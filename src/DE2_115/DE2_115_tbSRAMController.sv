==> flow/design.v <==
module DE2_115_tbSRAMController (
    input         CLOCK_50,     
    input         CLOCK2_50,    
    input         CLOCK3_50,    
    output        SMA_CLKOUT,   
    input         SMA_CLKIN,    
    input  [3:0]  KEY,          
    input  [17:0] SW,           
    output [6:0]  HEX0,         
    output [6:0]  HEX1,         
    output [6:0]  HEX2,         
    output [6:0]  HEX3,         
    output [6:0]  HEX4,         
    output [6:0]  HEX5,         
    output [6:0]  HEX6,         
    output [6:0]  HEX7,         
    output [8:0]  LEDG,         
    output [17:0] LEDR,         
    output        UART_TXD,     
    input         UART_RXD,     
    output        UART_CTS,     
    input         UART_RTS,     
    input         IRDA_RXD,     
    inout  [31:0] DRAM_DQ,      
    output [12:0] DRAM_ADDR,    
    output [1:0]  DRAM_BA,      
    output [3:0]  DRAM_DQM,     
    output        DRAM_RAS_N,   
    output        DRAM_CAS_N,   
    output        DRAM_CKE,     
    output        DRAM_CLK,     
    output        DRAM_WE_N,    
    output        DRAM_CS_N,    
    inout  [7:0]  FL_DQ,        
    output [22:0] FL_ADDR,      
    output        FL_WE_N,      
    output        FL_WP_N,      
    output        FL_RST_N,     
    output        FL_OE_N,      
    output        FL_CE_N,      
    input         FL_RY,        
    inout  [15:0] SRAM_DQ,      
    output [19:0] SRAM_ADDR,    
    output        SRAM_OE_N,    
    output        SRAM_WE_N,    
    output        SRAM_CE_N,    
    output        SRAM_UB_N,    
    output        SRAM_LB_N,    
    inout  [15:0] OTG_DATA,     
    output [1:0]  OTG_ADDR,     
    output        OTG_CS_N,     
    output        OTG_RD_N,     
    output        OTG_WR_N,     
    output        OTG_RST_N,    
    input         OTG_INT,      
    inout         OTG_FSPEED,   
    inout         OTG_LSPEED,   
    input  [1:0]  OTG_DREQ,     
    output [1:0]  OTG_DACK_N,   
    inout  [7:0]  LCD_DATA,     
    output        LCD_ON,       
    output        LCD_BLON,     
    output        LCD_RW,       
    output        LCD_EN,       
    output        LCD_RS,       
    inout  [3:0]  SD_DAT,       
    inout         SD_CMD,       
    output        SD_CLK,       
    input         SD_WP_N,      
    output        EEP_I2C_SCLK,  
    inout         EEP_I2C_SDAT,  
    inout         PS2_DAT,      
    inout         PS2_CLK,      
    inout         PS2_DAT2,     
    inout         PS2_CLK2,     
    inout         I2C_SDAT,     
    output        I2C_SCLK,     
    inout         AUD_ADCLRCK,  
    input         AUD_ADCDAT,   
    inout         AUD_DACLRCK,  
    output        AUD_DACDAT,   
    inout         AUD_BCLK,     
    output        AUD_XCK,      
    input         ENETCLK_25,     
    output        ENET0_GTX_CLK,  
    input         ENET0_INT_N,    
    input         ENET0_LINK100,  
    output        ENET0_MDC,      
    inout         ENET0_MDIO,     
    output        ENET0_RST_N,    
    input         ENET0_RX_CLK,   
    input         ENET0_RX_COL,   
    input         ENET0_RX_CRS,   
    input   [3:0] ENET0_RX_DATA,  
    input         ENET0_RX_DV,    
    input         ENET0_RX_ER,    
    input         ENET0_TX_CLK,   
    output  [3:0] ENET0_TX_DATA,  
    output        ENET0_TX_EN,    
    output        ENET0_TX_ER,    
    output        ENET1_GTX_CLK,  
    input         ENET1_INT_N,    
    input         ENET1_LINK100,  
    output        ENET1_MDC,      
    inout         ENET1_MDIO,     
    output        ENET1_RST_N,    
    input         ENET1_RX_CLK,   
    input         ENET1_RX_COL,   
    input         ENET1_RX_CRS,   
    input   [3:0] ENET1_RX_DATA,  
    input         ENET1_RX_DV,    
    input         ENET1_RX_ER,    
    input         ENET1_TX_CLK,   
    output  [3:0] ENET1_TX_DATA,  
    output        ENET1_TX_EN,    
    output        ENET1_TX_ER,    
    inout   [6:0] EX_IO,        
    inout  [35:0] GPIO,         
    input  [8:0]  TD_DATA,      
    input         TD_CLK27,     
    input         TD_HS,        
    input         TD_VS,        
    output        TD_RESET_N,   
    output        VGA_CLK,      
    output        VGA_HS,       
    output        VGA_VS,       
    output        VGA_BLANK_N,  
    output        VGA_SYNC_N,   
    output [7:0]  VGA_R,        
    output [7:0]  VGA_G,        
    output [7:0]  VGA_B        
);
    assign HEX0 = 7'h7F;
    assign HEX1 = 7'h7F;
    assign HEX2 = 7'h7F;
    assign HEX3 = 7'h7F;
    assign HEX4 = 7'h7F;
    assign HEX5 = 7'h7F;
    assign HEX6 = 7'h7F;
    assign HEX7 = 7'h7F;
    assign GPIO_0 = 36'hzzzzzzzzz;
    assign GPIO_1 = 36'hzzzzzzzzz;
    assign DRAM_ADDR  = 13'h0;
    assign DRAM_BA_0  = 2'b0;
    assign DRAM_CAS_N = 1'b1;
    assign DRAM_CKE   = 1'b0;
    assign DRAM_CLK   = 1'b0;
    assign DRAM_CS_N  = 1'b1;
    assign DRAM_DQ    = 32'hzzzz;
    assign DRAM_DQM   = 4'b0;
    assign DRAM_RAS_N = 1'b1;
    assign DRAM_UDQM  = 1'b0;
    assign DRAM_WE_N  = 1'b1;
    assign FL_ADDR  = 23'h0;
    assign FL_CE_N  = 1'b1;
    assign FL_DQ    = 8'hzz;
    assign FL_OE_N  = 1'b1;
    assign FL_RST_N = 1'b1;
    assign FL_WE_N  = 1'b1;
    assign FL_WP_N  = 1'b0;
    assign LCD_BLON = 1'b0;
    assign LCD_DATA = 8'hzz;
    assign LCD_EN   = 1'b0;
    assign LCD_ON   = 1'b0;
    assign LCD_RS   = 1'b0;
    assign LCD_RW   = 1'b0;
    assign OTG_ADDR    = 2'h0;
    assign OTG_CS_N    = 1'b1;
    assign OTG_DACK_N  = 2'b11;
    assign OTG_FSPEED  = 1'b1;
    assign OTG_DATA    = 16'hzzzz;
    assign OTG_LSPEED  = 1'b1;
    assign OTG_RD_N    = 1'b1;
    assign OTG_RST_N   = 1'b1;
    assign OTG_WR_N    = 1'b1;
    assign SD_DAT = 4'bzzzz;
    assign SD_CLK = 1'b0;
    assign SD_CMD = 1'b0;
    assign SRAM_CE_N = 1'b0;
    assign SRAM_OE_N = 1'b0;
    assign SRAM_LB_N = 1'b0;
    assign SRAM_UB_N = 1'b0;
    assign UART_TXD   = 1'b0;
    assign UART_CTS   = 1'b0;
    wire rst_main;
    assign rst_main = SW[17];
    wire w_read;
    wire w_write;
    wire [31:0] w_addr;
    wire [15:0] w_data;
    wire w_done;
    MemoryInterface memoryInterface(
        .i_clk(CLOCK_50),
        .i_rst(rst_main),
        .i_read(w_read),
        .i_write(w_write),
        .i_addr(w_addr),
        .io_data(w_data),
        .o_done(w_done),
        .sram_we_n(SRAM_WE_N),
        .sram_addr(SRAM_ADDR),
        .sram_dq(SRAM_DQ)
    );
    tbMemoryInterface tb(
        .i_clk(CLOCK_50),
        .i_rst(rst_main),
        .i_btn(KEY),
        .i_sw(SW[15:0]),
        .o_led(LEDR[15:0]),
        .o_read(w_read),
        .o_write(w_write),
        .o_addr(w_addr),
        .io_data(w_data),
        .i_done(w_done)
    );
endmodule
module tbMemoryInterface(
    input           i_clk,
    input           i_rst,
    input   [3:0]   i_btn,
    input   [15:0]  i_sw,
    output  [15:0]  o_led,
    output          o_read,
    output          o_write,
    output  [31:0]  o_addr,
    inout   [15:0]  io_data,
    input           i_done
);
    wire w_btn0, w_btn1, w_btn2, w_btn3;
    Debounce db0(.i_in(i_btn[0]),.i_clk(i_clk),.o_pos(w_btn0));
    Debounce db1(.i_in(i_btn[1]),.i_clk(i_clk),.o_pos(w_btn1));
    Debounce db2(.i_in(i_btn[2]),.i_clk(i_clk),.o_pos(w_btn2));
    Debounce db3(.i_in(i_btn[3]),.i_clk(i_clk),.o_pos(w_btn3));
    enum {
        S_WAIT,
        S_READ,
        S_WRITE
    } STATES;
    reg [2:0] STATE;
    reg [15:0] r_data;
    assign o_led = r_data;
    reg r_read, r_write;
    assign o_read = r_read;
    assign o_write = r_write;
    reg [15:0] r_addr;
    assign o_addr = r_addr;
    reg r_val_read;
    reg r_val_written;
    reg oe_data;  
    assign io_data = oe_data?r_data:16'hzzzz;
    always_ff @(posedge i_clk or posedge i_rst) begin
        if(i_rst) begin
            STATE <= S_WAIT;
            r_data <= 0;
            r_read <= 0;
            r_write <= 0;
            r_addr <= 0;
            r_val_read <= 0;
            r_val_written <= 0;
            oe_data <= 0;
        end
        else begin
            if(STATE == S_WAIT) begin
                if(w_btn0) begin 
                    r_data <= 16'hffff;
                    STATE <= S_READ; 
                end
            end
            else if(STATE == S_READ) begin
                if(w_btn0) begin 
                    oe_data <= 1;
                    r_val_read <= 0;
                    r_data <= 16'h0000;
                    STATE <= S_WRITE; 
                end
                else begin
                    if(r_val_read) begin
                        r_read <= 0;
                        if(i_done) begin
                            r_data <= io_data;
                        end
                    end
                    if(w_btn2) begin 
                        r_addr <= r_addr + 1;
                        r_val_read <= 0;
                    end
                    else if(w_btn3) begin
                        if(r_addr > 0) begin
                            r_addr <= r_addr - 1; 
                            r_val_read <= 0;
                        end
                    end else begin
                        if(!r_val_read) begin
                            r_read <= 1;
                            r_val_read <= 1;
                        end
                    end
                end
            end
            else if(STATE == S_WRITE) begin
                if(w_btn0) begin 
                    oe_data <= 0;
                    r_val_written <= 0;
                    r_data <= 16'hffff;
                    STATE <= S_READ; 
                end
                else begin
                    if(r_val_written) begin
                        r_write <= 0;
                        if(i_done) begin
                            r_data <= 0;
                        end
                    end
                    if(w_btn1) begin
                        if(!r_val_written) begin
                            r_write <= 1;
                            r_data <= i_sw;
                            r_val_written <= 1;
                        end
                    end
                    else if(w_btn2) begin 
                        r_addr <= r_addr + 1;
                        r_val_written <= 0;
                    end
                    else if(w_btn3) begin
                        if(r_addr > 0) begin
                            r_addr <= r_addr - 1; 
                            r_val_written <= 0;
                        end
                    end
                end
            end
        end
    end
endmodule
module Debounce(
	input i_in,
	input i_clk,
	output o_debounced,
	output o_neg,
	output o_pos
);
	parameter CNT_N = 7;
	localparam CNT_BIT = $clog2(CNT_N+1);
	logic o_debounced_r, o_debounced_w;
	logic [CNT_BIT-1:0] counter_r, counter_w;
	logic neg_r, neg_w, pos_r, pos_w;
	assign o_debounced = o_debounced_r;
	assign o_pos = pos_r;
	assign o_neg = neg_r;
	always_comb begin
		pos_w = ~o_debounced_r &  o_debounced_w;
		neg_w =  o_debounced_r & ~o_debounced_w;
		if (i_in != o_debounced_r) begin
			counter_w = counter_r - 1;
		end else begin
			counter_w = CNT_N;
		end
		if (counter_r == 0) begin
			o_debounced_w = ~o_debounced_r;
		end else begin
			o_debounced_w = o_debounced_r;
		end
	end
	always_ff @(posedge i_clk) begin
		o_debounced_r <= o_debounced_w;
		counter_r <= counter_w;
		neg_r <= neg_w;
		pos_r <= pos_w;
	end
endmodule
## Tool chain data of tbMemoryInterface

Tool output for the design above, in the order of the flow.
Line numbers count from 1 in the design file above.
Cell names lack the library's common part.
A cell with - has no value.

| design | value |
|---|---|
| design top | tbMemoryInterface |
| clock | i_clk |
| standard-cell library | sky130hd |
| library corner | tt_025C_1v80 |

## Elaborated design

Source: Yosys, flattened and elaborated, memories not mapped. Widths are those after wreduce. Registers that Yosys merges into a memory's read port (data or address) are not register bits. Print and check cells do not count. Equal cells are merged and count once.

| operators by class | value |
|---|---|
| add/subtract/negate cells | 6 |
| multipliers | 0 |
| div/mod/pow operators | 0 |
| magnitude comparators | 1 |
| equal/unequal tests | 12 |
| shift operators | 0 |
| multiplexer cells | 49 |
| bitwise logic cells | 11 |
| reduce/logical cells | 17 |

Operators with widths:

| cell | number |
|---|---|
| 2-to-1 mux 16 bit | 21 |
| 2-to-1 mux 1 bit | 23 |
| adder 16 x 1 -> 16 bit (second input constant) | 1 |
| subtractor 16 x 1 -> 16 bit (second input constant) | 1 |
| > comparator 16 x 1 -> 1 bit (second input constant) | 1 |
| zero test 3 bit | 5 |
| 2-to-1 mux 3 bit | 5 |
| subtractor 3 x 1 -> 3 bit (second input constant) | 4 |
| AND reduction 4 bit | 3 |
| != test 3 x 2 -> 1 bit (second input constant) | 3 |
| AND reduction 3 bit | 3 |
| nonzero test 4 bit | 2 |
| inverter 1 bit | 7 |
| AND reduction 5 bit | 1 |
| != test 1 bit | 4 |
| bitwise AND 1 bit | 4 |
| != test 4 bit (second input constant) | 1 |
| == test 3 x 1 -> 1 bit (second input constant) | 1 |
| == test 3 x 2 -> 1 bit (second input constant) | 1 |
| nonzero test 3 bit | 1 |
| != test 2 x 1 -> 1 bit (second input constant) | 1 |
| != test 2 bit (second input constant) | 1 |
| AND reduction 2 bit | 1 |
| nonzero test 2 bit | 1 |

| bit counts | value |
|---|---|
| register bits after elaboration | 60 |
| latch bits | 0 |
| RAM bits | 0 |
| ROM bits | 0 |
| word width x clocked read ports | 0 |
| memory cells | 0 |
| output and inout port bits | 66 |
| elaborated cells | 116 |

## Logic depth

Depth = most cells in a row (Yosys ltp): at word level without a register or memory, in the mapped netlist without a sequential cell, where the memories' decode and read muxes count.

| logic depth | value |
|---|---|
| depth in word-level cells | 8 |
| ABC_AREA | 0 |
| mapped depth | 9 |
| gate-level depth less buffers | 8 |

## Netlist

Yosys stat after the flow's synthesis: flattened, memories mapped to cells. It holds for the ABC_AREA given above (unset counts as 0); a run with the other value may have another netlist.

| mapped netlist | value |
|---|---|
| cell count | 364 |
| chip area (Yosys) | 3,452.1 um^2 |
| sequential area | 1,377.6 um^2 |
| mapped flip-flops | 59 |
| buffer cells | 44 |

Cell types:

| type | number | total area (um^2) |
|---|---|---|
| dfrtp_1 | 38 | 950.912 |
| dfxtp_1 | 20 | 400.384 |
| ha_1 | 26 | 325.312 |
| buf_4 | 32 | 240.23 |
| a21oi_1 | 31 | 155.149 |
| nand2_1 | 40 | 150.144 |
| o2bb2ai_1 | 16 | 140.134 |
| inv_1 | 25 | 93.84 |
| o21ai_2 | 9 | 78.826 |
| xnor2_1 | 9 | 78.826 |
| xor2_1 | 9 | 78.826 |
| a21o_1 | 8 | 60.058 |
| o21ai_0 | 11 | 55.053 |
| nand4_1 | 7 | 43.792 |
| nor2b_1 | 7 | 43.792 |
| buf_12 | 2 | 40.038 |
| nor2_1 | 10 | 37.536 |
| a211o_1 | 4 | 35.034 |

Other cell types: 32; their cells: 60.
By module: a second synthesis without flattening, with its own total; a netlist apart from the flattened one above.

| unflattened totals | value |
|---|---|
| cell total of the unflattened synthesis | 363 |
| area total of the unflattened synthesis | 3,500.9 um^2 |

Rows give one instance, submodules left out.

By module:

| module | times used | cells | area (um^2) | seq. area (um^2) |
|---|---|---|---|---|
| tbMemoryInterface | 1 | 283 | 2,620.0 | 977.2 |
| Debounce | 4 | 20 | 220.2 | 120.1 |

## Timing after synthesis

Source: OpenSTA report_checks on the synthesized netlist (no wires, ideal clock, input and output delay 20% of the period each), path of least setup slack; recovery checks are left aside. Register names are those of the netlist, which keeps one name where synthesis merged equal registers.

| timing path after synthesis | value |
|---|---|
| kind | reg2reg |
| from | reg db2.pos_r |
| to | reg r_addr[14] |
| clock period | 3.53 ns |
| setup time | 0.070 ns |
| data arrival time | 2.257 ns |
| path slack | 1.203 ns |
| path delay | 2.327 ns |
| stages on the path | 10 |
| synthesis period reached | 2.327 ns |

"path delay" = arrival - input delay + setup time.
"stages on the path" counts driving pins, that of a launching flip-flop among them; a cell with two outputs on the path counts twice.
"synthesis period reached" is the clock period less the worst setup slack; recovery checks do not enter. This is arithmetic on one report: input and output delays are still those of the set period (20% each).
The rows between start and end are the longest chain of elaborated cells between them; the timing report does not say that the signal goes this way. Where chains are equally long, one stands for them.
A line is the first line of the expression or statement that the cell stems from. Yosys adds cells for indexed reads and writes and turns some case tables into memories.
A register here has more assigning lines than the two given.

| on the way, after synthesis | value |
|---|---|
| cells stage by stage | dfxtp_1 inv_1 ha_1 clkbuf_1 a21oi_1 nor2_1 a211oi_1 a31oi_1 a211o_1 nand3_1 |
| length of the longest elaborated chain | 5 |
| elaborated cells on any way between the ends | 6 |
| those cells by class | 6 x mux |

Ends and longest elaborated chain, after synthesis:

| what | line | text |
|---|---|---|
| start: declaration | 347 | `logic neg_r, neg_w, pos_r, pos_w;` |
| start: assignment | 369 | `pos_r <= pos_w;` |
| 2-to-1 mux 16 bit | 321 | `else if(w_btn2) begin` |
| 2-to-1 mux 16 bit | 314 | `if(w_btn1) begin` |
| 2-to-1 mux 16 bit | 301 | `if(w_btn0) begin` |
| 2-to-1 mux 16 bit | 300 | `else if(STATE == S_WRITE) begin` |
| 2-to-1 mux 16 bit | 269 | `else if(STATE == S_READ) begin` |
| end: assignment | 284 | `r_addr <= r_addr + 1;` |
| end: assignment | 289 | `r_addr <= r_addr - 1;` |
| end: declaration | 245 | `reg [15:0] r_addr;` |

## Timing after layout

Path of least setup slack in the final report of run 1 (OpenROAD, finished layout, wires in). Where an end is a register, its clock arrival counts in the times.

| timing path post-layout | value |
|---|---|
| kind | reg2reg |
| from | reg db2.pos_r |
| to | reg r_addr[14] |
| clock period | 1.77 ns |
| setup time | 0.06 ns |
| data arrival time | 2.36 ns |
| path slack | -0.32 ns |
| stages on the path | 11 |

The rows between start and end are the longest chain of elaborated cells between them; the timing report does not say that the signal goes this way. Where chains are equally long, one stands for them.
A register here has more assigning lines than the two given.

| on the way, post-layout | value |
|---|---|
| cells stage by stage | dfxtp_2 clkinvlp_4 buf_12 ha_4 nor2b_1 o31a_1 buf_4 o21ai_4 nand4_1 a211o_1 nand3_2 |
| length of the longest elaborated chain | 5 |
| elaborated cells on any way between the ends | 6 |
| those cells by class | 6 x mux |

Ends and longest elaborated chain, post-layout:

| what | line | text |
|---|---|---|
| start: declaration | 347 | `logic neg_r, neg_w, pos_r, pos_w;` |
| start: assignment | 369 | `pos_r <= pos_w;` |
| 2-to-1 mux 16 bit | 321 | `else if(w_btn2) begin` |
| 2-to-1 mux 16 bit | 314 | `if(w_btn1) begin` |
| 2-to-1 mux 16 bit | 301 | `if(w_btn0) begin` |
| 2-to-1 mux 16 bit | 300 | `else if(STATE == S_WRITE) begin` |
| 2-to-1 mux 16 bit | 269 | `else if(STATE == S_READ) begin` |
| end: assignment | 284 | `r_addr <= r_addr + 1;` |
| end: assignment | 289 | `r_addr <= r_addr - 1;` |
| end: declaration | 245 | `reg [15:0] r_addr;` |

Data sheet: physical implementation of tbMemoryInterface

Below are 2 stored runs of the flow (Yosys, OpenROAD; platform sky130hd) on tbMemoryInterface, each with its settings and what was measured, unordered. Constraints: input delay and output delay 20% of the set period each, output load 0.01 pF.
"period achieved" means the clock period less the worst setup slack. The figure is calculated, with input and output delays left at 20% of the set period.
By "worst setup path time" is meant the share of the clock period that the worst setup path is allowed (20% is reserved at inputs, 20% at outputs), minus its slack. Clock arrival times at its registers enter into it.
A setting shown as -- is not set for that run.

| run | period_ns | CAP_MARGIN | CORE_MARGIN | CORE_UTILIZATION | SLEW_MARGIN | PLACE_DENSITY | HOLD_SLACK_MARGIN | CORE_ASPECT_RATIO | CELL_PAD_IN_SITES_GLOBAL_PLACEMENT | CELL_PAD_IN_SITES_DETAIL_PLACEMENT | GPL_ROUTABILITY_DRIVEN | MAX_ROUTING_LAYER | period achieved (ns) | worst setup slack after layout (ns) | standard-cell area after layout (um^2) | summed negative setup slack (ns) | worst-case hold slack (ns) | worst setup path time (ns) | kind of the worst setup path | post-layout utilization (%) | cell area after synthesis (um^2) | die outline area (um^2) |
|---|---|---|---|---|---|---|---|---|---|---|---|---|---|---|---|---|---|---|---|---|---|---|
| run 1 | 1.77 | 20 | 2 | 40 | 20 | -- | -- | -- | -- | -- | -- | -- | 2.092 | -0.322 | 5,061.1 | -3.872 | 0.139 | 2.09 | reg2reg | 61.0 | 3,452.1 | 9,389.6 |
| run 2 | 3.78 | 30 | 7 | 41 | 20 | 0.95 | -0.03 | 0.72 | 2 | 1 | 1 | met4 | 2.862 | 0.918 | 4,225.3 | 0.000 | 0.377 | 2.86 | reg2reg | 51.5 | 3,452.1 | 11,219.8 |
