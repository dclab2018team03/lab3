==> flow/design.v <==
module IPCore(
    input  logic         i_clk,
    input  logic         i_rst,
    output logic from_adc_left_channel_ready,
    input  logic [15:0] from_adc_left_channel_data,
    input  logic from_adc_left_channel_valid,
    output logic from_adc_right_channel_ready,
    input  logic [15:0] from_adc_right_channel_data,
    input  logic from_adc_right_channel_valid,
    output logic [15:0] to_dac_left_channel_data,
    output logic to_dac_left_channel_valid,
    input  logic to_dac_left_channel_ready,
    output logic [15:0] to_dac_right_channel_data,
    output logic to_dac_right_channel_valid,
    input  logic to_dac_right_channel_ready,
    output logic [22:0] new_sdram_controller_0_s1_address,                 
	output logic [3:0]  new_sdram_controller_0_s1_byteenable_n,            
	output logic        new_sdram_controller_0_s1_chipselect,              
	output logic [31:0] new_sdram_controller_0_s1_writedata,               
	output logic        new_sdram_controller_0_s1_read_n,                  
	output logic        new_sdram_controller_0_s1_write_n,                 
	input  logic [31:0] new_sdram_controller_0_s1_readdata,                
	input  logic        new_sdram_controller_0_s1_readdatavalid,           
	input  logic        new_sdram_controller_0_s1_waitrequest,             
    input  logic record,
    input  logic play,
    output logic [2:0] state,
    output logic debug
);
logic n_debug;
logic [2:0] n_state;
localparam IDLE = 3'd0;
localparam REC  = 3'd1;
localparam PLAY = 3'd2;
localparam REC_WRITE = 3'd3;
localparam PLAY_READ = 3'd4;
logic [22:0] n_SDRAM_ADDR;
logic [31:0] SDRAM_DQ, n_SDRAM_DQ;
logic sdram_data_counter, n_sdram_data_counter;  
assign new_sdram_controller_0_s1_byteenable_n = 4'd0;
assign new_sdram_controller_0_s1_chipselect   = 1'b1;
assign new_sdram_controller_0_s1_writedata = SDRAM_DQ;
logic n_to_dac_left_channel_valid, n_to_dac_right_channel_valid;
assign to_dac_left_channel_data  = SDRAM_DQ[31:16];
assign to_dac_right_channel_data = SDRAM_DQ[15:0];
always_ff @(posedge i_clk or posedge i_rst) begin
    if ( i_rst ) begin
        state <= IDLE;
        new_sdram_controller_0_s1_address   <= 0;
        SDRAM_DQ <= 32'd0;
        debug <= 0;
        to_dac_left_channel_valid <= 0;
        to_dac_right_channel_valid <= 0;
        sdram_data_counter <= 1'b0;
    end else begin
        state <= n_state;
        new_sdram_controller_0_s1_address   <= n_SDRAM_ADDR;
        SDRAM_DQ <= n_SDRAM_DQ;
        debug <= n_debug;
        to_dac_left_channel_valid  <= n_to_dac_left_channel_valid;
        to_dac_right_channel_valid <= n_to_dac_right_channel_valid;
        sdram_data_counter <= n_sdram_data_counter;
    end
end
always_comb begin
    n_state = state;
    n_debug = debug;
    from_adc_left_channel_ready = 0;
    n_to_dac_left_channel_valid = to_dac_left_channel_valid;
    n_to_dac_right_channel_valid = to_dac_right_channel_valid;
    n_SDRAM_ADDR = new_sdram_controller_0_s1_address;
    n_SDRAM_DQ = SDRAM_DQ;
    n_sdram_data_counter = sdram_data_counter;
    new_sdram_controller_0_s1_read_n = 1;
    new_sdram_controller_0_s1_write_n = 1;
    case(state)
        IDLE: begin
            n_debug = 0;
            n_SDRAM_ADDR = 23'd0;
            n_sdram_data_counter = 0;
            if ( record ) begin
                n_state = REC;
            end 
        end
        REC: begin
            from_adc_left_channel_ready = 1;
            if ( from_adc_left_channel_valid ) begin
                if ( !sdram_data_counter ) begin
                    n_SDRAM_DQ[31:16] = from_adc_left_channel_data;
                end else begin
                    n_SDRAM_DQ[15:0]  = from_adc_left_channel_data;
                    n_state = REC_WRITE;                  
                end
                n_sdram_data_counter = ~sdram_data_counter;
            end
            if ( play ) begin
                n_state = PLAY_READ;
                n_SDRAM_ADDR = 0;
                n_to_dac_left_channel_valid = 0;
                n_to_dac_right_channel_valid = 0;
            end
        end
        REC_WRITE: begin
            new_sdram_controller_0_s1_write_n = 0;
            if ( !new_sdram_controller_0_s1_waitrequest ) begin
                n_SDRAM_ADDR = new_sdram_controller_0_s1_address + 1;
                n_state = REC;
            end
        end
        PLAY: begin
            if (to_dac_left_channel_ready && to_dac_left_channel_valid) begin
                n_to_dac_left_channel_valid = 0;
                n_to_dac_right_channel_valid = 1;
            end
            if (to_dac_right_channel_ready && to_dac_right_channel_valid) begin
                n_to_dac_left_channel_valid = 0;
                n_to_dac_right_channel_valid = 0;
                n_state = PLAY_READ;
            end
        end
        PLAY_READ: begin
            new_sdram_controller_0_s1_read_n = 0;
            n_SDRAM_DQ = new_sdram_controller_0_s1_readdata;
            if ( !new_sdram_controller_0_s1_waitrequest && new_sdram_controller_0_s1_readdatavalid ) begin
                n_state = PLAY;
                n_to_dac_left_channel_valid = 1;
                n_to_dac_right_channel_valid = 0;
                n_SDRAM_ADDR = new_sdram_controller_0_s1_address + 1;
            end
        end
        default: n_state = state;
    endcase
end
endmodule
=== From RTL to reports: IPCore ===
Tool output for the design above, in the order of the flow.
Lines are those of the file above, counted from 1.
Operators carry their Yosys type and port widths (W data, S select, Z words).
Library cell names are shortened.
A cell with n/a has no value.

* Design top: IPCore
* Clock input: i_clk
* Standard-cell library: sky130hd
* Library corner: tt_025C_1v80

=== After elaboration ===
Yosys after proc, flatten, opt, wreduce and memory -nomap, before mapping. Memory bits, and registers merged into a memory's read port (data or address), are not among the register bits. Print and check cells are not counted. Equal cells are merged and count once.

* Add/sub/neg operators: 1
* Eq/ne operators: 15
* Mux-type cells: 30
* Bitwise gates (word level): 1
* Reduce/logical cells: 16

{| class="wikitable"
|+ Operator list
! operator !! count
|-
| $pmux W23 S4 || 1
|-
| $mux W23 || 3
|-
| $pmux W32 S2 || 1
|-
| $mux W32 || 1
|-
| $mux W16 || 2
|-
| $add A23 B1 Y23 const B || 1
|-
| $mux W3 || 7
|-
| $ne A2 B2 Y1 const B || 8
|-
| $pmux W3 S5 || 1
|-
| $mux W1 || 11
|-
| $ne A3 B3 Y1 const B || 3
|-
| $reduce_and A4 Y1 || 2
|-
| $reduce_and A7 Y1 || 1
|-
| $eq A3 B2 Y1 const B || 2
|-
| $reduce_and A3 Y1 || 2
|-
| $pmux W1 S3 || 2
|-
| $reduce_bool A5 Y1 || 1
|-
| $reduce_bool A2 Y1 || 2
|-
| $reduce_bool A4 Y1 || 1
|-
| $logic_and A1 B1 Y1 || 3
|-
| $eq A3 B1 Y1 const B || 1
|-
| $eq A3 B3 Y1 const B || 1
|-
| $logic_not A3 Y1 || 1
|-
| $reduce_bool A3 Y1 || 1
|-
| $reduce_and A2 Y1 || 1
|-
| $pmux W1 S2 || 1
|-
| $not A1 Y1 || 1
|-
| $logic_not A1 Y1 || 1
|}

* Register bits: 61
* Output and inout bits: 102
* Word-level cells: 70

=== Depth ===
Longest topological path by Yosys (ltp), each cell counted once; first at word level (registers and memories cut), then after technology mapping (sequential cells cut; the memories' decode and read muxes count).

* Depth in word-level cells: 4
* ABC_AREA: 0
* Gate-level depth with buffers: 7
* Depth with buffers taken out: 5

=== Netlist ===
Source: synth_stat.txt of the flow (Yosys; design flattened, memories mapped). It holds for the ABC_AREA given above (unset counts as 0); a run with the other value may have another netlist.
The area totals of this step are shown rounded.

* Standard cells after synthesis: 393
* Mapped area: 3420 um2
* Area of sequential cells: 1530 um2
* Mapped flip-flops: 61

{| class="wikitable"
|+ Cells by type
! cell type !! count !! total area (um2)
|-
| dfrtp_1 || 61 || 1.53E+03
|-
| buf_4 || 39 || 292.781
|-
| nand2_1 || 69 || 258.998
|-
| a31oi_1 || 33 || 206.448
|-
| nor2_1 || 34 || 127.622
|-
| a21oi_1 || 17 || 85.082
|-
| nand3_1 || 13 || 65.062
|-
| o21ai_1 || 12 || 60.058
|-
| nand4_1 || 9 || 56.304
|-
| clkbuf_1 || 14 || 52.55
|-
| o31ai_1 || 7 || 52.55
|-
| or4_1 || 7 || 52.55
|-
| mux2i_1 || 5 || 50.048
|-
| nand2b_1 || 8 || 50.048
|-
| and4_1 || 5 || 43.792
|-
| or3_1 || 5 || 31.28
|-
| nor4b_1 || 3 || 26.275
|-
| and3_1 || 4 || 25.024
|}

Other cell types: 28; their cells: 48.

=== Timing after synthesis ===
Source: OpenSTA report_checks on the synthesized netlist (no wires, ideal clock, input and output delay 20% of the period each), path of least setup slack; recovery checks are left aside. Register names are those of the netlist, which keeps one name where synthesis merged equal registers.

* Path kind: reg-to-reg
* From: register state[0]
* To: register new_sdram_controller_0_s1_address[6]
* Clock period: 1.87 ns
* Setup time: 0.078 ns
* Launch time at the first pin: 0.000 ns
* Data arrival time: 1.707 ns
* Data required time: 1.792 ns
* Slack: 0.085 ns
* Path delay: 1.785 ns
* Stages: 6
* Buffers on the path: 1
* Synthesis period reached: 1.785 ns

"path delay" is the arrival time less input delay plus setup time.
"stages": output pins that drive a net of the path, with the launching flip-flop's if there is one; two outputs of one cell count as two.
"synthesis period reached" is the clock period less the worst setup slack; recovery checks do not enter. This is arithmetic on one report: input and output delays are still those of the set period (20% each).
The rows between start and end are the longest chain of elaborated cells between them; the timing report does not say that the signal goes this way. Where chains are equally long, one stands for them.
Each line given opens the expression or statement behind the cell; cells for indexed reads and writes are added by Yosys, which also makes memories of some case tables.

* Cells stage by stage: dfrtp_1 > nor4b_2 > a211oi_2 > buf_2 > or4_1 > a21oi_1
* Length of the longest elaborated chain: 3

{| class="wikitable"
|+ Ends and longest elaborated chain, after synthesis
! element !! RTL line !! source
|-
| from (decl) || 27 || <nowiki>output logic [2:0] state,</nowiki>
|-
| from (assign) || 48 || <nowiki>state <= IDLE;</nowiki>
|-
| from (assign) || 56 || <nowiki>state <= n_state;</nowiki>
|-
| $logic_not A3 Y1 || 76 || <nowiki>case(state)</nowiki>
|-
| $reduce_bool A4 Y1 || n/a ||
|-
| $reduce_and A4 Y1 || n/a ||
|-
| to (assign) || 49 || <nowiki>new_sdram_controller_0_s1_address   <= 0;</nowiki>
|-
| to (assign) || 57 || <nowiki>new_sdram_controller_0_s1_address   <= n_SDRAM_ADDR;</nowiki>
|-
| to (decl) || 16 || <nowiki>output logic [22:0] new_sdram_controller_0_s1_address,</nowiki>
|}

=== Timing after layout ===
Path of least setup slack in the final report of entry A (OpenROAD, finished layout, wires in). Where an end is a register, its clock arrival counts in the times.

* Path kind: reg-to-output
* From: register state[2]
* To: output port from_adc_left_channel_ready
* Clock period: 3.25 ns
* Launch time at the first pin: 0.33 ns
* Data arrival time: 2.11 ns
* Data required time: 2.60 ns
* Slack: 0.49 ns
* Stages: 5
* Buffers on the path: 1

The rows between start and end are the longest chain of elaborated cells between them; the timing report does not say that the signal goes this way. Where chains are equally long, one stands for them.

* Cells stage by stage: dfrtp_1 > nor2_1 > nand2_1 > inv_1 > clkdlybuf4s50_1
* Length of the longest elaborated chain: 2

{| class="wikitable"
|+ Ends and longest elaborated chain, after layout
! element !! RTL line !! source
|-
| from (decl) || 27 || <nowiki>output logic [2:0] state,</nowiki>
|-
| from (assign) || 48 || <nowiki>state <= IDLE;</nowiki>
|-
| from (assign) || 56 || <nowiki>state <= n_state;</nowiki>
|-
| $eq A3 B1 Y1 || 76 || <nowiki>case(state)</nowiki>
|-
| $mux W1 || 76 ||
|-
| to (decl) || 4 || <nowiki>output logic from_adc_left_channel_ready,</nowiki>
|}

Stored flow runs of IPCore (2 of them; Yosys, OpenROAD, sky130hd). They differ in their settings and are not a sequence. Constraints: input delay and output delay 20% of the set period each, output load 0.01 pF.
"achieved clock period" is the run's clock period less its worst setup slack. It is reckoned from that one timing run; input and output delays stay at 20% of the period that was set.
By "worst path time" is meant the share of the clock period that the worst setup path is allowed (20% is reserved at inputs, 20% at outputs), minus its slack. Clock arrival times at its registers enter into it.
"power consumption" rests on the timing tool's default activity at the inputs, not on a simulated workload.
The results are shown rounded.

=== Entry A ===
{| class="wikitable"
! Setting !! Value
|-
| period_ns || 3.25
|-
| CAP_MARGIN || 20
|-
| CORE_MARGIN || 2
|-
| CORE_UTILIZATION || 40
|-
| SLEW_MARGIN || 20
|-
! Result !! Value
|-
| Die footprint || 9300 um2
|-
| Power consumption || 4.40 mW
|-
| Worst setup slack after layout || 0.487 ns
|-
| Setup total negative slack || 0.000 ns
|-
| Post-route utilization || 61.1%
|-
| Area of the synthesized netlist || 3420 um2
|-
| Achieved clock period || 2.763 ns
|-
| Standard-cell area of the final layout || 5040 um2
|-
| Worst path time || 2.11 ns
|-
| Worst setup path kind || reg-to-output
|}

=== Entry B ===
{| class="wikitable"
! Setting !! Value
|-
| period_ns || 1.91
|-
| CORE_UTILIZATION || 31
|-
| SETUP_SLACK_MARGIN || -0.16
|-
| PLACE_DENSITY || 0.54
|-
| HOLD_SLACK_MARGIN || 0.05
|-
| CELL_PAD_IN_SITES_GLOBAL_PLACEMENT || 0
|-
| GPL_TIMING_DRIVEN || 1
|-
| GPL_ROUTABILITY_DRIVEN || 1
|-
| CTS_CLUSTER_SIZE || 66
|-
| MAX_ROUTING_LAYER || met5
|-
| CAP_MARGIN || 20
|-
| CORE_MARGIN || 2
|-
| SLEW_MARGIN || 20
|-
! Result !! Value
|-
| Die footprint || 11900 um2
|-
| Power consumption || 7.97 mW
|-
| Worst setup slack after layout || 0.039 ns
|-
| Setup total negative slack || 0.000 ns
|-
| Post-route utilization || 49.7%
|-
| Area of the synthesized netlist || 3420 um2
|-
| Achieved clock period || 1.871 ns
|-
| Standard-cell area of the final layout || 5370 um2
|-
| Worst path time || 1.49 ns
|-
| Worst setup path kind || reg-to-output
|}
