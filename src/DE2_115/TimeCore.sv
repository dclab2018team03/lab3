==> flow/design.v <==
parameter REC_NONE      = 4'd0;
parameter REC_PLAY      = 4'd1;
parameter REC_PAUSE     = 4'd2;
parameter REC_STOP      = 4'd3;
parameter REC_RECORD    = 4'd4;
parameter REC_NORMAL    = 2'd0;
parameter REC_SLOW      = 2'd1;
parameter REC_FAST      = 2'd2;
parameter REC_BUFSIZE   = 4;
parameter REC_BITLEN    = 16;
parameter REC_BITLOG    = 5;
parameter REC_FS        = 32000;  
module TimeCore(
    input i_clk,
    input i_rst,
    input [15:0] i_input_event,
    output logic [15:0]  o_record_time,
    output logic [15:0]  o_play_time 
);
    logic [2:0] state, n_state;
    localparam IDLE   = 3'd0;
    localparam RECORD = 3'd1;
    localparam PAUSE  = 3'd2;
    localparam STOP   = 3'd3;
    localparam PLAY   = 3'd4;
    logic [25:0] clk_counter, n_clk_counter;
    logic [3:0] increment;
    logic [2:0] sub_increment, n_sub_increment;
    logic       play_flag, n_play_flag;
    logic [3:0] rec_min_1, rec_min_0, rec_sec_1, rec_sec_0;
    logic [3:0] n_rec_min_1, n_rec_min_0, n_rec_sec_1, n_rec_sec_0;
    logic [3:0] play_min_1, play_min_0, play_sec_1, play_sec_0;
    logic [3:0] n_play_min_1, n_play_min_0, n_play_sec_1, n_play_sec_0;
    assign o_record_time = {rec_min_1, rec_min_0, rec_sec_1, rec_sec_0};
    assign o_play_time = {play_min_1, play_min_0, play_sec_1, play_sec_0};
    logic [3:0] control_code;
    logic [5:0] control_mode_and_speed;
    logic       control_interpol;
    assign control_code               = i_input_event[15:12];
    assign control_mode_and_speed     = i_input_event[11:6];
    assign control_interpol           = i_input_event[5];
    localparam SLOW2 = 6'b010010;
    localparam SLOW3 = 6'b010011;
    localparam SLOW4 = 6'b010100;
    localparam SLOW5 = 6'b010101;
    localparam SLOW6 = 6'b010110;
    localparam SLOW7 = 6'b010111;
    localparam SLOW8 = 6'b011000;
    localparam FAST2 = 6'b100010;
    localparam FAST3 = 6'b100011;
    localparam FAST4 = 6'b100100;
    localparam FAST5 = 6'b100101;
    localparam FAST6 = 6'b100110;
    localparam FAST7 = 6'b100111;
    localparam FAST8 = 6'b101000;
    always_ff @(posedge i_clk or posedge i_rst) begin
        if ( i_rst ) begin
            rec_min_1  <= 0;
            rec_min_0  <= 0;
            rec_sec_1  <= 0;
            rec_sec_0  <= 0;
            play_min_1 <= 0;
            play_min_0 <= 0;
            play_sec_1 <= 0;
            play_sec_0 <= 0;
            sub_increment <= 0;
            clk_counter <= 0;
            play_flag <= 0;
            state <= IDLE;
        end else begin
            rec_min_1  <= n_rec_min_1;
            rec_min_0  <= n_rec_min_0;
            rec_sec_1  <= n_rec_sec_1;
            rec_sec_0  <= n_rec_sec_0;
            play_min_1 <= n_play_min_1;
            play_min_0 <= n_play_min_0;
            play_sec_1 <= n_play_sec_1;
            play_sec_0 <= n_play_sec_0;
            clk_counter <= n_clk_counter;
            play_flag <= n_play_flag;
            sub_increment <= n_sub_increment;
            state <= n_state;
        end
    end
    always_comb begin
        n_state = state;
        n_clk_counter = clk_counter;
        case(control_code)
            REC_RECORD: n_state = RECORD;
            REC_PAUSE : n_state = PAUSE;
            REC_STOP  : n_state = STOP;
            REC_PLAY  : n_state = PLAY;
        endcase
        n_rec_min_1  = rec_min_1; 
        n_rec_min_0  = rec_min_0; 
        n_rec_sec_1  = rec_sec_1;
        n_rec_sec_0  = rec_sec_0;
        n_play_min_1 = play_min_1;
        n_play_min_0 = play_min_0;
        n_play_sec_1 = play_sec_1;
        n_play_sec_0 = play_sec_0;
        n_play_flag = play_flag;
        if (rec_sec_0 == 4'd10) begin
            n_rec_sec_0 = 0;
            n_rec_sec_1 = rec_sec_1 + 1;
        end
        if (rec_sec_1 == 4'd6) begin
            n_rec_sec_1 = 0;
            n_rec_min_0 = rec_min_0 + 1;
        end
        if (rec_min_0 == 4'd10) begin
            n_rec_min_0 = 0;
            n_rec_min_1 = rec_min_1 + 1;
        end
        if (play_sec_0 == 4'd10) begin
            n_play_sec_0 = 0;
            n_play_sec_1 = play_sec_1 + 1;
        end
        if (play_sec_1 == 4'd6) begin
            n_play_sec_1 = 0;
            n_play_min_0 = play_min_0 + 1;
        end
        if (play_min_0 == 4'd10) begin
            n_play_min_0 = 0;
            n_play_min_1 = play_min_1 + 1;
        end
        increment = 0;
        n_sub_increment = sub_increment + 1;
        case(control_mode_and_speed)
            FAST2: increment = 2;
            FAST3: increment = 3;
            FAST4: increment = 4;
            FAST5: increment = 5;
            FAST6: increment = 6;
            FAST7: increment = 7;
            FAST8: increment = 8;
            SLOW2: begin
                if(sub_increment == 1) begin 
                    increment = 1;
                    n_sub_increment = 0;
                end
            end
            SLOW3: begin
                if(sub_increment == 2) begin 
                    increment = 1;
                    n_sub_increment = 0;
                end
            end
            SLOW4: begin
                if(sub_increment == 3) begin 
                    increment = 1;
                    n_sub_increment = 0;
                end
            end
            SLOW5: begin
                if(sub_increment == 4) begin 
                    increment = 1;
                    n_sub_increment = 0;
                end
            end
            SLOW6: begin
                if(sub_increment == 5) begin 
                    increment = 1;
                    n_sub_increment = 0;
                end
            end
            SLOW7: begin
                if(sub_increment == 6) begin 
                    increment = 1;
                    n_sub_increment = 0;
                end
            end
            SLOW8: begin
                if(sub_increment == 7) begin 
                    increment = 1;
                    n_sub_increment = 0;
                end
            end
            default: increment = 1;
        endcase
        case(state)
            RECORD: begin
                if ( clk_counter == 26'd50000000 ) begin
                    n_clk_counter = 0;
                    n_rec_sec_0 = rec_sec_0 + 1;
                end
                else begin
                    n_clk_counter = clk_counter + 1;
                end
                if (play_flag) begin
                    n_play_flag = 0;
                    n_clk_counter = 0;
                    n_rec_min_1 = 0;
                    n_rec_min_0 = 0;
                    n_rec_sec_1 = 0;
                    n_rec_sec_0 = 0;
                end
            end
            STOP: begin
                n_clk_counter = 0;
                n_play_min_1 = 0;
                n_play_min_0 = 0;
                n_play_sec_1 = 0;
                n_play_sec_0 = 0;
                n_sub_increment = 0;
                if (control_code == REC_RECORD) begin
                    n_rec_min_1 = 0;
                    n_rec_min_0 = 0;
                    n_rec_sec_1 = 0;
                    n_rec_sec_0 = 0;
                end
            end
            PLAY: begin
                n_play_flag = 1;
                if ( clk_counter >= 26'd50000000 ) begin
                    n_clk_counter = 0;
                    n_play_sec_0 = play_sec_0 + 1;
                end
                else begin
                    n_clk_counter = clk_counter + increment;
                end
            end
        endcase
    end
endmodule
# ---- Tool chain data of TimeCore
# What the tools print for TimeCore, step after step.
# Line numbers count from 1 in the design file above.
# Library cell names are shortened.
# Not given: --
dict set report inputs {
  top {TimeCore}
  clk_port {i_clk}
  lib {sky130hd}
  lib_corner {tt_025C_1v80}
}

# ---- Elaborated design
# Counts by Yosys on the flattened word-level netlist (proc, flatten, opt, wreduce; memories kept). Register bits leave out memories and registers merged into their read ports (data or address). Print and check cells are left out. Cells with the same type and inputs are merged into one.
dict set report bits {
  reg_bits 65
  inputBits 18
  output_inout_bits 32
  elab_cells 118
}
dict set report op_classes {
  n_addsub 11
  cmp 1
  equal 35
  muxes 53
  reduce_and_logical 6
}
# cell count
set op_table {}
lappend op_table {{4-bit 2-to-1 mux} 25}
lappend op_table {{26-bit case mux with 3-bit select} 1}
lappend op_table {{26-bit 2-to-1 mux} 3}
lappend op_table {{4-bit case mux with 14-bit select} 1}
lappend op_table {{6-bit by 5-bit == test with 1-bit output (second input constant)} 7}
lappend op_table {{6-bit == test (second input constant)} 7}
lappend op_table {{4-bit case mux with 2-bit select} 5}
lappend op_table {{4-bit by 1-bit adder with 4-bit output (second input constant)} 8}
lappend op_table {{26-bit by 1-bit adder with 26-bit output (second input constant)} 1}
lappend op_table {{26-bit greater-or-equal comparator (second input constant)} 1}
lappend op_table {{26-bit == test (second input constant)} 1}
lappend op_table {{26-bit by 4-bit adder with 26-bit output} 1}
lappend op_table {{3-bit 2-to-1 mux} 8}
lappend op_table {{3-bit case mux with 7-bit select} 1}
lappend op_table {{4-bit == test (second input constant)} 4}
lappend op_table {{3-bit == test (second input constant)} 5}
lappend op_table {{4-bit by 3-bit == test with 1-bit output (second input constant)} 3}
lappend op_table {{3-bit case mux with 4-bit select} 1}
lappend op_table {{3-bit by 2-bit == test with 1-bit output (second input constant)} 3}
lappend op_table {{3-bit nonzero test} 3}
lappend op_table {{4-bit by 2-bit == test with 1-bit output (second input constant)} 2}
lappend op_table {{1-bit 2-to-1 mux} 7}
lappend op_table {{3-bit by 1-bit == test with 1-bit output (second input constant)} 2}
lappend op_table {{2-bit nonzero test} 2}
lappend op_table {{4-bit by 1-bit == test with 1-bit output (second input constant)} 1}
lappend op_table {{4-bit nonzero test} 1}
lappend op_table {{3-bit by 1-bit adder with 3-bit output (second input constant)} 1}
lappend op_table {{1-bit case mux with 2-bit select} 1}

# ---- Logic depth
# Longest topological path by Yosys (ltp), each cell counted once; first at word level (registers and memories cut), then after technology mapping (sequential cells cut; the memories' decode and read muxes count).
dict set report depth {
  ltp_word 6
  ABC_AREA 0
  mapped_depth 16
  ltp_nobuf 16
}

# ---- Mapped cells and area
# Source: synth_stat.txt of the flow (Yosys; design flattened, memories mapped). It holds for the ABC_AREA given above (unset counts as 0); a run with the other value may have another netlist.
# cell count
set types {}
lappend types {dfrtp_1 65}
lappend types {ha_1 27}
lappend types {nor2_1 77}
lappend types {nand2_1 42}
lappend types {nor3_1 25}
lappend types {a21oi_1 24}
lappend types {xor2_1 13}
lappend types {o21ai_0 22}
lappend types {nand3_1 21}
lappend types {nand4_1 15}
lappend types {inv_1 24}
lappend types {or2_2 13}
lappend types {xnor2_1 9}
lappend types {mux2i_1 6}
lappend types {a211oi_1 7}
lappend types {a31oi_1 8}
lappend types {or3_1 8}
lappend types {a221oi_2 3}
# Not listed: further types 56, cells in them 130.
dict set report mapped {
  mapped_cells 539
  mapped_area_um2 4605.7
  ff_cells 65
  buffers 21
}

# ---- Worst setup path after synthesis
# Path of least setup slack by OpenSTA after synthesis, without wires, with an ideal clock, recovery checks aside; 20% of the period is set as input and as output delay. Where synthesis merged equal registers, the netlist keeps one of their names.
dict set report synth_timing {
  kind {in2reg}
  from {input port i_input_event[7]}
  to {register clk_counter[18]}
  tclk_ns 8.26
  input_delay_ns 1.652
  launch_ns 1.652
  t_arrival_ns 4.766
  t_required_ns 8.133
  setup_slack_ns 3.367
  path_delay_ns 3.241
  driving_pins 14
  synth_period_reached_ns 4.893
}
# "path_delay_ns" = arrival - input delay + setup time.
# "driving_pins": output pins that drive a net of the path, with the launching flip-flop's if there is one; two outputs of one cell count as two.
# "synth_period_reached_ns" = period - worst setup slack (recovery checks aside). The figure is calculated, with input and output delays left at 20% of the set period.
# The rows between start and end are the longest chain of elaborated cells between them; the timing report does not say that the signal goes this way. Where chains are equally long, one stands for them.
# Each line given opens the expression or statement behind the cell; cells for indexed reads and writes are added by Yosys, which also makes memories of some case tables.
dict set report synth_between {
  cell_sequence {or3b_2 -> a21oi_1 -> o21ai_0 -> or3_1 -> o21ai_0 -> ha_1 -> inv_1 -> fa_1 -> nand2b_1 -> o2bb2ai_1 -> or2_2 -> nor3_1 -> o221a_2 -> a21oi_1}
  elab_chain_cells 5
  cone_cells 18
  cone_classes {add/sub (1); eq/ne (14); mux (3)}
}
# element line
set synth_rtl {}
lappend synth_rtl {{start, declared} 16} ;# input [15:0] i_input_event,
lappend synth_rtl {{6-bit by 5-bit == test with 1-bit output} 129} ;# case(control_mode_and_speed)
lappend synth_rtl {{4-bit case mux with 14-bit select} 129}
lappend synth_rtl {{26-bit by 4-bit adder with 26-bit output} 220} ;# n_clk_counter = clk_counter + increment;
lappend synth_rtl {{26-bit 2-to-1 mux} 215} ;# if ( clk_counter >= 26'd50000000 ) begin
lappend synth_rtl {{26-bit case mux with 3-bit select} 181} ;# case(state)
lappend synth_rtl {{end, assigned} 67} ;# clk_counter <= 0;
lappend synth_rtl {{end, assigned} 79} ;# clk_counter <= n_clk_counter;
lappend synth_rtl {{end, declared} 26} ;# logic [25:0] clk_counter, n_clk_counter;

# ---- Timing after layout
# From the final timing report of run 1: the path of least setup slack in the routed layout; clock arrival at registers is part of the times.
dict set report layout_timing {
  kind {in2reg}
  from {input port i_input_event[9]}
  to {register clk_counter[18]}
  tclk_ns 5.24
  input_delay_ns 1.05
  launch_ns 1.05
  t_arrival_ns 4.90
  t_required_ns 5.46
  setup_slack_ns 0.57
  driving_pins 15
}
# The rows between start and end are the longest chain of elaborated cells between them; the timing report does not say that the signal goes this way. Where chains are equally long, one stands for them.
dict set report layout_between {
  cell_sequence {clkdlybuf4s50_1 -> or3b_2 -> a21oi_1 -> o21ai_0 -> or3_1 -> o21ai_0 -> ha_1 -> inv_1 -> fa_1 -> nand2b_1 -> o2bb2ai_1 -> or2_2 -> nor3_1 -> o221a_2 -> a21oi_1}
  elab_chain_cells 5
  cone_cells 18
  cone_classes {add/sub (1); eq/ne (14); mux (3)}
}
# element line
set layout_rtl {}
lappend layout_rtl {{start, declared} 16} ;# input [15:0] i_input_event,
lappend layout_rtl {{6-bit by 5-bit == test with 1-bit output} 129} ;# case(control_mode_and_speed)
lappend layout_rtl {{4-bit case mux with 14-bit select} 129}
lappend layout_rtl {{26-bit by 4-bit adder with 26-bit output} 220} ;# n_clk_counter = clk_counter + increment;
lappend layout_rtl {{26-bit 2-to-1 mux} 215} ;# if ( clk_counter >= 26'd50000000 ) begin
lappend layout_rtl {{26-bit case mux with 3-bit select} 181} ;# case(state)
lappend layout_rtl {{end, assigned} 67} ;# clk_counter <= 0;
lappend layout_rtl {{end, assigned} 79} ;# clk_counter <= n_clk_counter;
lappend layout_rtl {{end, declared} 26} ;# logic [25:0] clk_counter, n_clk_counter;

; Design TimeCore on sky130hd. What follows are 2 stored runs of the flow, each under its own settings; their order means nothing. The constraints put input and output delay at 20% of the set period each and load the outputs with 0.01 pF.
; "period_less_ws_ns": clock period set for the run, less the worst setup slack. It is reckoned from that one timing run; input and output delays stay at 20% of the period that was set.
; By "worst_path_allowed_less_slack_ns" is meant the share of the clock period that the worst setup path is allowed (20% is reserved at inputs, 20% at outputs), minus its slack. Clock arrival times at its registers enter into it.
; "fin_power_uw" rests on the timing tool's default activity at the inputs, not on a simulated workload.

[run 1: settings]
period_ns = 5.24
CAP_MARGIN = 20
CORE_MARGIN = 2
CORE_UTILIZATION = 40
SLEW_MARGIN = 20
[run 1: results]
synth_chip_area_um2 = 4605.7
final_die_area_um2 = 12388.8
fin_util_frac = 0.481
worst_setup_slack_ns = 0.565
setupTns_ns = 0.000
worst_hold_slack_ns = 0.518
fin_power_uw = 1576
period_less_ws_ns = 4.675
worst_path_allowed_less_slack_ns = 3.63
critical_path_type = in2reg

[run 2: settings]
period_ns = 7.9
CORE_UTILIZATION = 18
SETUP_SLACK_MARGIN = 1.31
PLACE_DENSITY = 0.39
CORE_ASPECT_RATIO = 0.54
CELL_PAD_IN_SITES_DETAIL_PLACEMENT = 0
GPL_ROUTABILITY_DRIVEN = 1
CTS_CLUSTER_DIAMETER = 114
CAP_MARGIN = 15
SLEW_MARGIN = 0
MAX_ROUTING_LAYER = met4
CORE_MARGIN = 2
[run 2: results]
synth_chip_area_um2 = 4605.7
final_die_area_um2 = 26943.5
fin_util_frac = 0.23
worst_setup_slack_ns = 2.328
setupTns_ns = 0.000
worst_hold_slack_ns = 0.497
fin_power_uw = 1118
period_less_ws_ns = 5.572
worst_path_allowed_less_slack_ns = 3.99
critical_path_type = in2reg
